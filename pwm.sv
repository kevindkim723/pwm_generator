==> flow/design.v <==
module GEN_PWM #(parameter G_PWM_PERIOD_CYCLES)(
    input logic clk,
    input logic reset, 
    input logic update,
    input logic [15:0] PWM_DUT_CYCLES,  
    output logic PWM_OUT  
);
logic pulse, en;
logic [15:0] currDut;
assign en = update && pulse; 
always_ff @(posedge clk) begin
    if (reset) currDut <= 0;
    else if (en) currDut <= PWM_DUT_CYCLES;
end
ff_PWM #(G_PWM_PERIOD_CYCLES) ffpwm(.clk(clk), .reset(reset), .pulse(pulse));
ff_DUT ffdut(.clk(clk), .reset(reset), .PWM_DUT_CYCLES(currDut), .pulse(pulse), .PWM_OUT(PWM_OUT));
endmodule
module ff_PWM #(parameter G_PWM_PERIOD_CYCLES)(
    input logic clk,
    input logic reset,
    output logic pulse  
);
logic [15:0] cnt;  
always_ff @(posedge clk) begin
    if (reset || pulse) cnt <= 1;  
    else cnt <= cnt +1; 
end
assign pulse = (G_PWM_PERIOD_CYCLES == cnt);  
endmodule
module ff_DUT(
    input logic clk, 
    input logic reset,
    input logic pulse,  
    input logic [15:0] PWM_DUT_CYCLES,  
    output logic PWM_OUT  
);
logic [15:0] cnt;
logic RegReset;
assign RegReset = reset || pulse;  
always_ff @(posedge clk) begin
    if (RegReset) cnt <= 0;
    else cnt <= cnt + 1;
end
assign PWM_OUT = (cnt < PWM_DUT_CYCLES);
endmodule
Tool chain data of ff_DUT
The steps from the RTL of ff_DUT to its reports follow in flow order.
Line numbers count from 1 in the design file above.
Operators carry their Yosys type and port widths (W data, S select, Z words).
Library cell names are shortened.
The mark -- stands for no value.

inputs
  top = ff_DUT
  clock port = clk
  library = sky130hd
  timing corner = tt_025C_1v80

Word-level counts
Source: Yosys, flattened and elaborated, memories not mapped. Widths are those after wreduce; folded enables and synchronous resets count as part of the registers. Registers that Yosys merges into a memory's read port (data or address) are not register bits. Print and check cells do not count. Equal cells are merged and count once.

operators by class
  add/sub/neg operators = 1
  multiply operators = 0
  divide/modulo/power cells = 0
  $lt $le $gt $ge = 1
  equality and inequality tests = 0
  shifts and indexed selects = 0
  muxes and demuxes = 0
  bitwise logic cells = 0
  reductions and logical operators = 1

operator list
  kind                     number
  $add A16 B1 Y16 const B  1
  $lt A16 B16 Y1           1
  $logic_or A1 B1 Y1       1

storage and ports
  flip-flop bits (word level) = 16
  bits in latches = 0
  memory bits (writable) = 0
  ROM bits = 0
  word width x clocked read ports = 0
  memories = 0

Longest topological paths
Depth = most cells in a row (Yosys ltp): at word level without a register or memory, in the mapped netlist without a sequential cell, where the memories' decode and read muxes count.

depth
  word-level depth = 1
  ABC_AREA = 0
  mapped depth = 6
  gate-level depth less buffers = 6

Netlist
The flow's flattened synthesis, as Yosys stat reports it; memories are mapped. The netlist is that of the ABC_AREA named above (0 if unset); the other value can give another one.

mapped netlist
  standard cells after synthesis = 129
  chip area (Yosys) = 1068.5 um2
  sequential area = 320.3 um2
  flip-flop cells = 16
  buffers = 3

cells by type
  cell     number  total area (um2)
  dfxtp_1  16      320.307
  ha_1     16      200.192
  inv_1    20      75.072
  nor2_1   15      56.304
  xor2_1   6       52.55
  nand4_1  7       43.792
  xnor2_1  5       43.792
  a21oi_1  6       30.029
  a21o_1   3       22.522
  nand3_1  4       20.019
  o21ai_0  4       20.019
  nand2_1  5       18.768
  nand3_4  1       17.517
  and3_1   2       12.512
  or3_1    2       12.512
  and4_4   1       11.261
  buf_6    1       11.261
  a221o_1  1       10.01

Other cell types: 12; their cells: 14.

Worst setup path after synthesis
Source: OpenSTA report_checks on the synthesized netlist (no wires, ideal clock, input and output delay 20% of the period each), path of least setup slack; recovery checks are left aside. Register names are those of the netlist, which keeps one name where synthesis merged equal registers.

timing path after synthesis
  path kind = input port to output port
  from = input port PWM_DUT_CYCLES[13]
  to = output port PWM_OUT
  period = 2.6 ns
  external input delay = 0.520 ns
  external output delay = 0.520 ns
  launch time at the first pin = 0.520 ns
  data arrival time = 1.680 ns
  required time = 2.080 ns
  path slack = 0.400 ns
  delay of the path = 1.160 ns
  stages on the path = 6
  buffers on the path = 0
  period reached after synthesis = 2.2 ns

"delay of the path" is the arrival time less input delay plus setup time.
A path that ends at an output port has no setup time.
"stages on the path" counts driving pins, that of a launching flip-flop among them; a cell with two outputs on the path counts twice.
"period reached after synthesis" = period - worst setup slack (recovery checks aside). The figure is calculated, with input and output delays left at 20% of the set period.
The rows between start and end are the longest chain of elaborated cells between them; the timing report does not say that the signal goes this way. Where chains are equally long, one stands for them.
A line is the first line of the expression or statement that the cell stems from. Yosys adds cells for indexed reads and writes and turns some case tables into memories.

between the ends, after synthesis
  cells stage by stage = inv_1 -> ha_1 -> a21o_1 -> a21o_1 -> a221o_1 -> a21oi_1
  cells in the longest elaborated chain = 1

RTL lines, path after synthesis
  item             RTL line  text
  start, declared  34        input logic [15:0] PWM_DUT_CYCLES,
  $lt A16 B16 Y1   44        assign PWM_OUT = (cnt < PWM_DUT_CYCLES);
  end, declared    35        output logic PWM_OUT

Timing after layout
Path of least setup slack in the final report of flow run A (OpenROAD, finished layout, wires in). Where an end is a register, its clock arrival counts in the times.

timing path after layout
  path kind = flip-flop to output port
  from = register cnt[13]
  to = output port PWM_OUT
  period = 2.11 ns
  external output delay = 0.42 ns
  launch time at the first pin = 0.31 ns
  data arrival time = 1.87 ns
  required time = 1.69 ns
  path slack = -0.18 ns
  stages on the path = 7
  buffers on the path = 1

The rows between start and end are the longest chain of elaborated cells between them; the timing report does not say that the signal goes this way. Where chains are equally long, one stands for them.

between the ends, after layout
  cells stage by stage = dfxtp_2 -> ha_4 -> a21o_1 -> a21o_1 -> a221o_1 -> a21oi_2 -> buf_2
  cells in the longest elaborated chain = 1

RTL lines, path after layout
  item             RTL line  text
  start, declared  37        logic [15:0] cnt;
  start, assigned  41        if (RegReset) cnt <= 0;
  start, assigned  42        else cnt <= cnt + 1;
  $lt A16 B16 Y1   44        assign PWM_OUT = (cnt < PWM_DUT_CYCLES);
  end, declared    35        output logic PWM_OUT

Below are 2 stored runs of the flow (Yosys, OpenROAD; platform sky130hd) on ff_DUT, each with its settings and what was measured, unordered. Constraints: input delay and output delay 20% of the set period each, output load 0.01 pF.
"achieved clock period (ns)" means the clock period less the worst setup slack. The figure is calculated, with input and output delays left at 20% of the set period.
"worst setup path time (ns)" means the part of the period allowed to the worst setup path (the constraints hold back 20% at inputs and 20% at outputs) less its slack; where the path has registers, the arrival times of their clocks count too.
By "finish__power__total" is meant OpenSTA's value without simulated activity: inputs other than the clock are taken to toggle once in ten clock periods, and the tool carries that through the logic.

settings of flow run A
{
  "period_ns": 2.11,
  "CORE_UTILIZATION": 34,
  "SETUP_SLACK_MARGIN": 0.04,
  "PLACE_DENSITY_LB_ADDON": 0.1,
  "HOLD_SLACK_MARGIN": -0.1,
  "CORE_MARGIN": 4,
  "CELL_PAD_IN_SITES_DETAIL_PLACEMENT": 2,
  "TNS_END_PERCENT": 90,
  "GPL_TIMING_DRIVEN": 1,
  "CTS_CLUSTER_SIZE": 42,
  "SLEW_MARGIN": 0,
  "MAX_ROUTING_LAYER": "met5",
  "CAP_MARGIN": 20
}
report of flow run A
yosys chip area after synthesis (um^2): 1068.5
finish__design__die__area: 4103.7
finish__design__instance__area__stdcell: 1670.3
finish__design__instance__utilization: 0.5517
finish__timing__setup__ws: -0.179
finish__timing__setup__tns: -0.179
finish__timing__hold__ws: 0.541
finish__power__total: 6.327e-04
achieved clock period (ns): 2.289
worst setup path time (ns): 1.87
worst setup path kind: flip-flop to output port

settings of flow run B
{
  "period_ns": 3.79,
  "CORE_UTILIZATION": 48,
  "SETUP_SLACK_MARGIN": -0.25,
  "CELL_PAD_IN_SITES_GLOBAL_PLACEMENT": 2,
  "GPL_ROUTABILITY_DRIVEN": 0,
  "CTS_CLUSTER_DIAMETER": 348,
  "CAP_MARGIN": 20,
  "CORE_MARGIN": 2,
  "SLEW_MARGIN": 20
}
report of flow run B: did not finish, place, GPL-0301
